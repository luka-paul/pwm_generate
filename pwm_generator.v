==> flow/design.v <==
module  pwm_generator
#(
    parameter       PERIOD      =   30'd10_00000,  
    parameter       DUTY_1      =   30'd80_0000,  
    parameter       DUTY_2      =   30'd10_0000 
)
(
    input       wire        sys_clk     ,         
    input       wire        sys_rst_n   ,         
    input       wire        key_1       ,         
    output      reg         pwm_out              
);
reg      [15:0]    counter;                 
wire               key_flag_1;                
reg       [15:0]          duty;
wire             key_press;
always@(posedge sys_clk or negedge sys_rst_n)
    begin
        if(sys_rst_n == 1'b0)
            begin
                counter <= 16'd0    ;
            end
        else if(counter == PERIOD - 1'b1)   
            begin
                counter <= 16'd0    ;
            end
        else
            begin
                counter <= counter + 1'b1   ;
            end
    end
key_filter  key_1_inst
(
    .sys_clk    (sys_clk    ),   
    .sys_rst_n  (sys_rst_n  ),   
    .key_in     (key_1     ),   
    .key_flag   (key_flag_1      ),    
    .key_press (key_press)
);
always@(posedge sys_clk or negedge sys_rst_n)
    if(sys_rst_n == 1'b0)
        duty <= DUTY_1;
    else if(key_flag_1 && key_press)
        duty <= DUTY_2;
    else if(key_flag_1 && !key_press)
        duty <= DUTY_1;
always@(posedge sys_clk or negedge sys_rst_n)
    begin
        if(sys_rst_n == 1'b0)
            begin
                pwm_out <= 16'd0    ;
            end          
        else if(counter < duty)
            pwm_out <= 1'b1;
        else
            pwm_out <= 1'b0;
    end
endmodule
`timescale  1ns/1ns
module  key_filter
#(
    parameter CNT_MAX = 20'd999_999  
)
(
    input   wire    sys_clk     ,    
    input   wire    sys_rst_n   ,    
    input   wire    key_in      ,    
    output  reg     key_flag    ,     
    output  reg     key_press                                
);
reg     [19:0]  cnt_20ms    ;    
always@(posedge sys_clk or negedge sys_rst_n)
    if(sys_rst_n == 1'b0)
        cnt_20ms <= 20'b0;
    else    if(key_in == 1'b1)
        cnt_20ms <= 20'b0;
    else    if(cnt_20ms == CNT_MAX && key_in == 1'b0)
        cnt_20ms <= cnt_20ms;
    else
        cnt_20ms <= cnt_20ms + 1'b1;
always@(posedge sys_clk or negedge sys_rst_n)
    if(sys_rst_n == 1'b0)
        begin
            key_flag <= 1'b0;
            key_press <= 1'b0;
        end
    else    if(cnt_20ms == CNT_MAX - 1'b1)
        begin
            key_flag <= 1'b1;
            key_press<=~key_press;
        end
    else
        key_flag <= 1'b0;
endmodule
---- Step by step through the tools: pwm_generator ----
The steps from the RTL of pwm_generator to its reports follow in flow order.
Line numbers count from 1 in the design file above.
Cell names lack the library's common part.
The mark -- stands for no value.
set-up
  design top .............................. pwm_generator
  clock port .............................. sys_clk
  cell library ............................ sky130hd
  library corner .......................... tt_025C_1v80

---- Word-level counts ----
Yosys after proc, flatten, opt, wreduce and memory -nomap, before mapping. Memory bits, and registers merged into a memory's read port (data or address), are not among the register bits. Print and check cells are not counted. Equal cells are merged and count once.
operators by class
  div/mod/pow operators ................... 0
  multipliers ............................. 0
  add/sub/neg operators ................... 2
  shift-type cells ........................ 0
  bitwise gates (word level) .............. 2
  multiplexer cells ....................... 6
  $lt $le $gt $ge ......................... 1
  eq/ne operators ......................... 3
  reduce/logical cells .................... 5
operator list
  kind                                                              number
  20-bit == test (second input constant)                            2
  20-bit two-way mux                                                2
  16-bit two-way mux                                                2
  20-bit by 1-bit adder with 20-bit output (second input constant)  1
  16-bit by 1-bit adder with 16-bit output (second input constant)  1
  16-bit < comparator                                               1
  1-bit logical AND                                                 3
  1-bit inverter                                                    2
  2-bit != test (second input constant)                             1
  2-bit nonzero test                                                1
  1-bit two-way mux                                                 2
  1-bit zero test                                                   1
word-level totals
  input port bits ......................... 3
  bits in writable memories ............... 0
  bits in registers ....................... 55
  memory bits (read-only) ................. 0
  word width x clocked read ports ......... 0
  output and inout bits ................... 1
  cells after elaboration ................. 25
  latch bits .............................. 0
  memory cells ............................ 0

---- Logic depth ----
Longest topological path by Yosys (ltp), each cell counted once; first at word level (registers and memories cut), then after technology mapping (sequential cells cut; the memories' decode and read muxes count).
depth
  depth after elaboration ................. 4
  ABC_AREA ................................ 0
  gate-level depth with buffers ........... 6
  mapped depth without buffers ............ 6

---- Synthesis result ----
The flow's flattened synthesis, as Yosys stat reports it; memories are mapped. The netlist is that of the ABC_AREA named above (0 if unset); the other value can give another one.
mapped netlist
  cells in the netlist .................... 192
  buffers ................................. 7
  mapped area ............................. 2035.7 um^2
  flip-flop cells ......................... 41
  area of sequential cells ................ 1027.2 um^2
cells by type
  cell type  number  total area (um^2)
  dfrtp_1    40      1000.96
  xnor2_1    13      113.859
  ha_1       9       112.608
  nand3_1    14      70.067
  xor2_1     8       70.067
  and4_1     7       61.309
  a21oi_1    11      55.053
  nand4_1    8       50.048
  nand2_1    12      45.043
  o21ai_0    9       45.043
  nor2_1     10      37.536
  mux2_2     3       33.782
  and3_1     5       31.28
  a211oi_1   4       30.029
  dfstp_2    1       26.275
  or3_1      4       25.024
  inv_1      5       18.768
  nor2b_1    3       18.768
Other cell types: 20; their cells: 26.
By module: a second synthesis without flattening, with its own total; a netlist apart from the flattened one above.
second synthesis, totals
  cells (unflattened synthesis) ........... 205
  area total of the unflattened synthesis .. 2132.0 um^2
Each row is one instance without its submodules.
by module
  module         area (um^2)  sequential area (um^2)  cells  instances
  key_filter     1169.9       550.5                   122    1
  pwm_generator  962.2        476.7                   83     1

---- Worst setup path after synthesis ----
Source: OpenSTA report_checks on the synthesized netlist (no wires, ideal clock, input and output delay 20% of the period each), path of least setup slack; recovery checks are left aside. Register names are those of the netlist, which keeps one name where synthesis merged equal registers.
path post-synthesis
  path type ............................... flip-flop to flip-flop
  from .................................... reg counter[7]
  to ...................................... reg pwm_out
  clock period ............................ 2.37 ns
  data required time ...................... 2.266 ns
  path slack .............................. 0.643 ns
  setup time .............................. 0.104 ns
  stages on the path ...................... 6
  path buffers ............................ 0
  delay of the path ....................... 1.727 ns
  launch time at the first pin ............ 0.000 ns
  arrival ................................. 1.623 ns
  period reached after synthesis .......... 1.727 ns
"delay of the path" is the arrival time less input delay plus setup time.
"stages on the path" counts driving pins, that of a launching flip-flop among them; a cell with two outputs on the path counts twice.
"period reached after synthesis" is the clock period less the worst setup slack; recovery checks do not enter. This is arithmetic on one report: input and output delays are still those of the set period (20% each).
Between the ends stands the longest chain of elaborated cells between them, by number of cells; it is not shown to be the way that was timed. Of several equally long chains one is given.
A line is the first line of the expression or statement that the cell stems from. Yosys adds cells for indexed reads and writes and turns some case tables into memories.
At most two assigning lines are given for a register; there are more.
between the ends, post-synthesis
  cell sequence ........................... dfrtp_1 -> ha_1 -> or4b_2 -> a21oi_1 -> o21ai_0 -> a221oi_1
  length of the longest elaborated chain .. 2
  elaborated cells between the ends (all ways) .. 2
  RTL lines with such cells ............... 1
  those cells by class .................... compare: 1; mux: 1
ends and longest elaborated chain, post-synthesis
  item                 RTL line  source
  start, declared      13        reg      [15:0]    counter;
  start, assigned      21        counter <= 16'd0    ;
  start, assigned      29        counter <= counter + 1'b1   ;
  16-bit < comparator  53        else if(counter < duty)
  1-bit two-way mux    53
  end, assigned        51        pwm_out <= 16'd0    ;
  end, assigned        54        pwm_out <= 1'b1;
  end, declared        11        output      reg         pwm_out

---- Timing after layout ----
From the final timing report of run 1: the path of least setup slack in the routed layout; clock arrival at registers is part of the times.
path after layout
  path type ............................... flip-flop to flip-flop
  from .................................... reg key_1_inst.cnt_20ms[1]
  to ...................................... reg key_1_inst.cnt_20ms[13]
  clock period ............................ 2.03 ns
  path slack .............................. 0.38 ns
  stages on the path ...................... 6
  launch time at the first pin ............ 0.30 ns
  arrival ................................. 1.84 ns
  setup time .............................. 0.11 ns
  path buffers ............................ 1
  data required time ...................... 2.22 ns
Between the ends stands the longest chain of elaborated cells between them, by number of cells; it is not shown to be the way that was timed. Of several equally long chains one is given.
At most two assigning lines are given for a register; there are more.
between the ends, after layout
  cell sequence ........................... dfrtp_1 -> ha_4 -> and3_1 -> buf_6 -> a211oi_2 -> mux2_2
  length of the longest elaborated chain .. 4
  elaborated cells between the ends (all ways) .. 6
  RTL lines with such cells ............... 3
  those cells by class .................... add/sub: 1; eq/ne: 2; mux: 2; reduce/logical: 1
ends and longest elaborated chain, after layout
  item                RTL line  source
  start, declared     71        reg     [19:0]  cnt_20ms    ;
  start, assigned     78        cnt_20ms <= cnt_20ms;
  start, assigned     80        cnt_20ms <= cnt_20ms + 1'b1;
  20-bit == test      77        else    if(cnt_20ms == CNT_MAX && key_in == 1'b0)
  1-bit logical AND   77
  20-bit two-way mux  77
  20-bit two-way mux  75        else    if(key_in == 1'b1)
  end, assigned       78
  end, assigned       80
  end, declared       71

--- measured runs ---
Measured data: module pwm_generator, platform sky130hd, 2 stored runs of the flow under differing settings, order arbitrary. Input and output delays are each 20% of the period that was set; the output load is 0.01 pF.
"achieved clock period (ns)" is the run's clock period less its worst setup slack. It is reckoned from that one timing run; input and output delays stay at 20% of the period that was set.
"worst setup path time (ns)" is the time allowed to the run's worst setup path (the clock period less input and output delay, where it has them) less its slack. Clock arrival times count: a late capture clock shortens it, a late launch clock lengthens it.
"finish__power__total": no workload was simulated; the value follows from the tool's default switching activity.

Flow files of run 1
==> flow/run.sh <==
#!/bin/bash
# the make line also repeats the synthesis and layout settings of config.mk as NAME=value (left out here)
make -C /OpenROAD-flow-scripts/flow DESIGN_CONFIG=/design/flow/config.mk WORK_HOME=/design/flow/orfs CLKGATE_MAP_FILE= finish
==> flow/config.mk <==
export PLATFORM = sky130hd
export DESIGN_NAME = pwm_generator
export DESIGN_NICKNAME = pwm_generator
export VERILOG_FILES = /design/flow/design.v
export SDC_FILE = /design/flow/constraint.sdc
export NUM_CORES = 4
export LEC_CHECK = 0
export CAP_MARGIN = 20
export CELL_PAD_IN_SITES_DETAIL_PLACEMENT = 2
export CELL_PAD_IN_SITES_GLOBAL_PLACEMENT = 2
export CORE_MARGIN = 2
export CORE_UTILIZATION = 26
export CTS_CLUSTER_DIAMETER = 122
export GPL_TIMING_DRIVEN = 0
export HOLD_SLACK_MARGIN = 0.29
export MAX_ROUTING_LAYER = met5
export MIN_ROUTING_LAYER = met1
export PLACE_DENSITY_LB_ADDON = 0.08
export SETUP_SLACK_MARGIN = 0.37
export SLEW_MARGIN = 20
export TNS_END_PERCENT = 40
==> flow/constraint.sdc <==
create_clock -name core_clock -period 2.03 [get_ports {sys_clk}]
set_input_delay 0.4060 -clock core_clock [delete_from_list [all_inputs] [get_ports {sys_clk}]]
set_output_delay 0.4060 -clock core_clock [all_outputs]
set_load 0.01 [all_outputs]

report of run 1
yosys chip area after synthesis (um^2): 2035.7
finish__design__die__area: 8553.5
finish__design__instance__area__stdcell: 2570.0
finish__design__instance__utilization: 0.3361
finish__timing__setup__ws: 0.380
finish__timing__setup__tns: 0.000
finish__timing__hold__ws: 0.473
finish__power__total: 1.498e-03
achieved clock period (ns): 1.650
worst setup path time (ns): 1.65
worst setup path kind: flip-flop to flip-flop

Flow files of run 2
==> flow/run.sh <==
#!/bin/bash
# the make line also repeats the synthesis and layout settings of config.mk as NAME=value (left out here)
make -C /OpenROAD-flow-scripts/flow DESIGN_CONFIG=/design/flow/config.mk WORK_HOME=/design/flow/orfs CLKGATE_MAP_FILE= finish
==> flow/config.mk <==
export PLATFORM = sky130hd
export DESIGN_NAME = pwm_generator
export DESIGN_NICKNAME = pwm_generator
export VERILOG_FILES = /design/flow/design.v
export SDC_FILE = /design/flow/constraint.sdc
export NUM_CORES = 4
export LEC_CHECK = 0
export CAP_MARGIN = 20
export CELL_PAD_IN_SITES_GLOBAL_PLACEMENT = 1
export CORE_ASPECT_RATIO = 0.58
export CORE_MARGIN = 2
export CORE_UTILIZATION = 30
export HOLD_SLACK_MARGIN = 0.29
export MAX_ROUTING_LAYER = met4
export PLACE_DENSITY = 0.43
export SLEW_MARGIN = 40
export TNS_END_PERCENT = 65
==> flow/constraint.sdc <==
create_clock -name core_clock -period 1.51 [get_ports {sys_clk}]
set_input_delay 0.3020 -clock core_clock [delete_from_list [all_inputs] [get_ports {sys_clk}]]
set_output_delay 0.3020 -clock core_clock [all_outputs]
set_load 0.01 [all_outputs]

report of run 2
yosys chip area after synthesis (um^2): 2035.7
finish__design__die__area: 7485.3
finish__design__instance__area__stdcell: 2899.0
finish__design__instance__utilization: 0.4501
finish__timing__setup__ws: -0.102
finish__timing__setup__tns: -0.728
finish__timing__hold__ws: 0.470
finish__power__total: 2.450e-03
achieved clock period (ns): 1.612
worst setup path time (ns): 1.61
worst setup path kind: flip-flop to flip-flop
--- end ---
